==> flow/design.v <==
`timescale 1ns / 1ps
module ssd(
    input clk,                
    input [15:0] data_in,     
    output reg [6:0] seg,     
    output reg [3:0] an       
);
    reg [3:0] thousands, hundreds, tens, ones;
    integer i;
    reg [16:0] refresh_counter = 0;  
    reg [1:0] sel = 0;
    reg [27:0] shift;
    always @(*) begin
        shift = 28'd0;
        shift[15:0] = data_in;
        for(i=0; i<16; i=i+1) begin
            if(shift[19:16] >= 5) shift[19:16] = shift[19:16] + 3;
            if(shift[23:20] >= 5) shift[23:20] = shift[23:20] + 3;
            if(shift[27:24] >= 5) shift[27:24] = shift[27:24] + 3;
            shift = shift << 1;
        end
        ones      = shift[19:16];
        tens      = shift[23:20];
        hundreds  = shift[27:24];
        thousands = shift[27:24] >= 10 ? 4'd9 : shift[27:24];  
    end
    always @(posedge clk) refresh_counter <= refresh_counter + 1;
    always @(posedge clk) sel <= refresh_counter[16:15];  
    function [6:0] bcd7seg;
        input [3:0] bcd;
        begin
            case(bcd)
                4'd0: bcd7seg = 7'b1000000;
                4'd1: bcd7seg = 7'b1111001;
                4'd2: bcd7seg = 7'b0100100;
                4'd3: bcd7seg = 7'b0110000;
                4'd4: bcd7seg = 7'b0011001;
                4'd5: bcd7seg = 7'b0010010;
                4'd6: bcd7seg = 7'b0000010;
                4'd7: bcd7seg = 7'b1111000;
                4'd8: bcd7seg = 7'b0000000;
                4'd9: bcd7seg = 7'b0010000;
                default: bcd7seg = 7'b1111111;
            endcase
        end
    endfunction
    always @(*) begin
        case(sel)
            2'b00: begin an = 4'b1110; seg = bcd7seg(ones); end
            2'b01: begin an = 4'b1101; seg = bcd7seg(tens); end
            2'b10: begin an = 4'b1011; seg = bcd7seg(hundreds); end
            2'b11: begin an = 4'b0111; seg = bcd7seg(thousands); end
        endcase
    end
endmodule
# == Reports on ssd ==
# Tool output for the design above, in the order of the flow.
# Line numbers count from 1 in the design file above.
# Cell names lack the library's common part.
# A cell with - has no value.
# design
top_module,ssd
clk_port,clk
lib,sky130hd
lib_corner,tt_025C_1v80

# == Word-level counts ==
# Yosys after proc, flatten, opt, wreduce and memory -nomap, before mapping. Enables and synchronous resets that opt folds into registers are not counted as muxes. Memory bits, and registers merged into a memory's read port (data or address), are not among the register bits. Print and check cells are not counted.
# Memory sizes are those after Yosys's memory passes, which may raise the word count (mostly to a power of two), join words into wider ones and drop unused or constant bits.
# word_totals
ff_bits,19
latchBits,0
ramBits,0
mem_bits_ro,448
clocked_rd_ports_x_width,0
mem_count,4
output_inout_bits,11
# op_classes
n_addsub,43
n_mul,0
n_div,0
n_cmp,43
eq_ne,3
shift,0
muxes,45
logic,0
reduce_and_logical,1
# memory_table
name,words,word_bits,rd,write_ports,line_no,rtl
(name not given),16,7,1,0,32,case(bcd)
(name not given),16,7,1,0,32,
(name not given),16,7,1,0,32,
(name not given),16,7,1,0,32,
# ops
cell,n
4-bit by 3-bit >= comparator with 1-bit output with constant B,39
4-bit 2-to-1 mux,28
4-bit by 2-bit adder with 4-bit output with constant B,27
3-bit 2-to-1 mux,15
3-bit by 2-bit adder with 3-bit output with constant B,12
7-bit case mux with 4-bit select,1
17-bit by 1-bit adder with 17-bit output with constant B,1
4-bit case mux with 4-bit select,1
1-bit by 2-bit adder with 3-bit output with constant A and B,2
1-bit by 3-bit >= comparator with 1-bit output with constant A and B,2
2-bit equality test with constant B,2
4-bit >= comparator with constant B,1
1-bit by 2-bit adder with 3-bit output with constant B,1
1-bit by 3-bit >= comparator with 1-bit output with constant B,1
2-bit by 1-bit equality test with 1-bit output with constant B,1
2-bit zero test,1

# == Logic depth ==
# Longest topological path by Yosys (ltp), each cell counted once; first at word level (registers and memories cut), then after technology mapping (sequential cells cut; the memories' decode and read muxes count).
# depth
ltp_word,32
ABC_AREA,0
ltp_mapped,72

# == Synthesis result ==
# Source: synth_stat.txt of the flow (Yosys; design flattened, memories mapped). It holds for the ABC_AREA given above (unset counts as 0); a run with the other value may have another netlist.
# The area totals of this step are shown rounded.
# by_type
cell,n,area_total_um2
ha_1,51,638.112
dfxtp_1,19,380.365
nand2_1,81,304.042
nor2_1,72,270.259
a21oi_1,53,265.254
mux2i_1,23,230.221
nand3_1,45,225.216
inv_1,51,191.434
o21ai_0,37,185.178
o211ai_1,24,180.173
xnor2_1,19,166.41
nor3_1,30,150.144
a211oi_1,15,112.608
clkbuf_1,28,105.101
mux2_2,9,101.347
nand2b_1,15,93.84
o21a_1,12,90.086
o221ai_1,10,87.584
# Other cell types: 101; their cells: 349.
# synth_totals
cells,943
synth_area_um2,6800
seqArea_um2,380
ffs,19
buffers,43

# == Worst setup path after synthesis ==
# Source: OpenSTA report_checks on the synthesized netlist (no wires, ideal clock, input and output delay 20% of the period each), path of least setup slack; recovery checks are left aside. Register names are those of the netlist, which keeps one name where synthesis merged equal registers.
# synth_timing
path_type,input-to-output
from,in data_in[14]
to,out seg[5]
clock_period_ns,32.9
in_delay_ns,6.580
output_delay_ns,6.580
launch_ns,6.580
arrival_time_ns,18.730
required_ns,26.320
path_slack_ns,7.590
delay_ns,12.150
path_stages,69
path_buffers,5
period_less_setup_slack_ns,25.31
# "delay_ns" is the arrival time less input delay plus setup time.
# A path that ends at an output port has no setup time.
# "path_stages" counts driving pins, that of a launching flip-flop among them; a cell with two outputs on the path counts twice.
# "period_less_setup_slack_ns" = period - worst setup slack (recovery checks aside). The figure is calculated, with input and output delays left at 20% of the set period.
# Between the ends stands the longest chain of elaborated cells between them, by number of cells; it is not shown to be the way that was timed. Of several equally long chains one is given.
# A line is the first line of the expression or statement that the cell stems from. Yosys adds cells for indexed reads and writes and turns some case tables into memories.
# A memory read counts as a cell of the chain, while the word-level depth stops at memories.
# synth_between
path_cell_list,inv_1 -> ha_1 -> o21ai_2 -> xnor2_4 -> inv_2 -> ha_1 -> nand2b_1 -> a32oi_2 -> buf_6 -> xnor2_1 -> inv_1 -> ha_1 -> buf_2 -> nand2b_1 -> clkbuf_1 -> nand4_1 -> nand2_1 -> inv_1 -> (+33 left out) -> inv_1 -> ha_1 -> o21bai_1 -> a21oi_2 -> inv_2 -> ha_1 -> nand2b_1 -> o221ai_2 -> o211a_1 -> nor2_1 -> ha_1 -> o21ai_0 -> nand2_1 -> inv_1 -> ha_1 -> or3_1 -> a32o_1 -> a41oi_2
elab_chain_len,32
cells_between,124
lines_between,6
cone_classes,add/sub (39); compare (40); mux (41); memory (4)
# synth_rtl
element,line_no,rtl
from (decl),4,"input [15:0] data_in,"
4-bit by 2-bit adder with 4-bit output,17,if(shift[19:16] >= 5) shift[19:16] = shift[19:16] + 3;
4-bit 2-to-1 mux,17,
4-bit by 3-bit >= comparator with 1-bit output,17,
4-bit 2-to-1 mux,17,
4-bit by 3-bit >= comparator with 1-bit output,17,
4-bit 2-to-1 mux,17,
4-bit by 3-bit >= comparator with 1-bit output,17,
(+18 left out),-,
4-bit 2-to-1 mux,17,
4-bit by 2-bit adder with 4-bit output,18,if(shift[23:20] >= 5) shift[23:20] = shift[23:20] + 3;
4-bit 2-to-1 mux,18,
4-bit >= comparator,25,thousands = shift[27:24] >= 10 ? 4'd9 : shift[27:24];
4-bit 2-to-1 mux,25,
memory 16 x 7 bit,32,case(bcd)
7-bit case mux with 4-bit select,48,case(sel)
to (decl),5,"output reg [6:0] seg,"

# == Timing after layout ==
# Path of least setup slack in the final report of run A (OpenROAD, finished layout, wires in). Where an end is a register, its clock arrival counts in the times.
# layout_timing
path_type,input-to-output
from,in data_in[14]
to,out seg[0]
clock_period_ns,13.8
in_delay_ns,2.76
output_delay_ns,2.76
launch_ns,2.76
arrival_time_ns,13.70
required_ns,11.04
path_slack_ns,-2.66
path_stages,69
path_buffers,16
# Between the ends stands the longest chain of elaborated cells between them, by number of cells; it is not shown to be the way that was timed. Of several equally long chains one is given.
# A memory read counts as a cell of the chain, while the word-level depth stops at memories.
# layout_between
path_cell_list,buf_8 -> inv_6 -> ha_4 -> o21ai_4 -> xnor2_4 -> inv_4 -> ha_4 -> nand2b_4 -> a32oi_4 -> xnor2_2 -> inv_1 -> ha_2 -> nand2b_4 -> nand4_1 -> nand2_1 -> inv_1 -> ha_2 -> inv_2 -> (+33 left out) -> o21bai_1 -> a21oi_2 -> buf_4 -> buf_4 -> buf_4 -> buf_4 -> buf_4 -> buf_4 -> buf_4 -> buf_4 -> buf_4 -> buf_4 -> buf_4 -> a21boi_4 -> mux2i_1 -> o32ai_2 -> o32a_1 -> buf_2
elab_chain_len,32
cells_between,124
lines_between,6
cone_classes,add/sub (39); compare (40); mux (41); memory (4)
# layout_rtl
element,line_no,rtl
from (decl),4,"input [15:0] data_in,"
4-bit by 2-bit adder with 4-bit output,17,if(shift[19:16] >= 5) shift[19:16] = shift[19:16] + 3;
4-bit 2-to-1 mux,17,
4-bit by 3-bit >= comparator with 1-bit output,17,
4-bit 2-to-1 mux,17,
4-bit by 3-bit >= comparator with 1-bit output,17,
4-bit 2-to-1 mux,17,
4-bit by 3-bit >= comparator with 1-bit output,17,
(+18 left out),-,
4-bit 2-to-1 mux,17,
4-bit by 2-bit adder with 4-bit output,18,if(shift[23:20] >= 5) shift[23:20] = shift[23:20] + 3;
4-bit 2-to-1 mux,18,
4-bit >= comparator,25,thousands = shift[27:24] >= 10 ? 4'd9 : shift[27:24];
4-bit 2-to-1 mux,25,
memory 16 x 7 bit,32,case(bcd)
7-bit case mux with 4-bit select,48,case(sel)
to (decl),5,"output reg [6:0] seg,"

# Stored flow runs of ssd (2 of them; Yosys, OpenROAD, sky130hd). They differ in their settings and are not a sequence. Constraints: input delay and output delay 20% of the set period each, output load 0.01 pF.
# Results are given in rounded form.
# Among the settings, . means not set for that run.
stored run,period_ns,CORE_UTILIZATION,SETUP_SLACK_MARGIN,PLACE_DENSITY_LB_ADDON,CORE_ASPECT_RATIO,CELL_PAD_IN_SITES_GLOBAL_PLACEMENT,CTS_CLUSTER_SIZE,MAX_ROUTING_LAYER,CAP_MARGIN,CORE_MARGIN,SLEW_MARGIN,TNS_END_PERCENT,ABC_AREA,GPL_TIMING_DRIVEN,CTS_CLUSTER_DIAMETER,yosys_chip_area_um2,die_footprint_um2,finish.stdcell_area_um2,layout_utilization_pct,setup_ws_ns,worst_hold_slack_ns
run A,13.8,44,-1.17,0.21,0.55,1,73,met4,20,2,20,.,.,.,.,6800,17000,11000,73,-2.7,0.35
run B,24.6,16,-1.36,0.19,.,.,.,.,20,2,20,70,1,1,295,5000,33000,5800,19,3.3,0.37
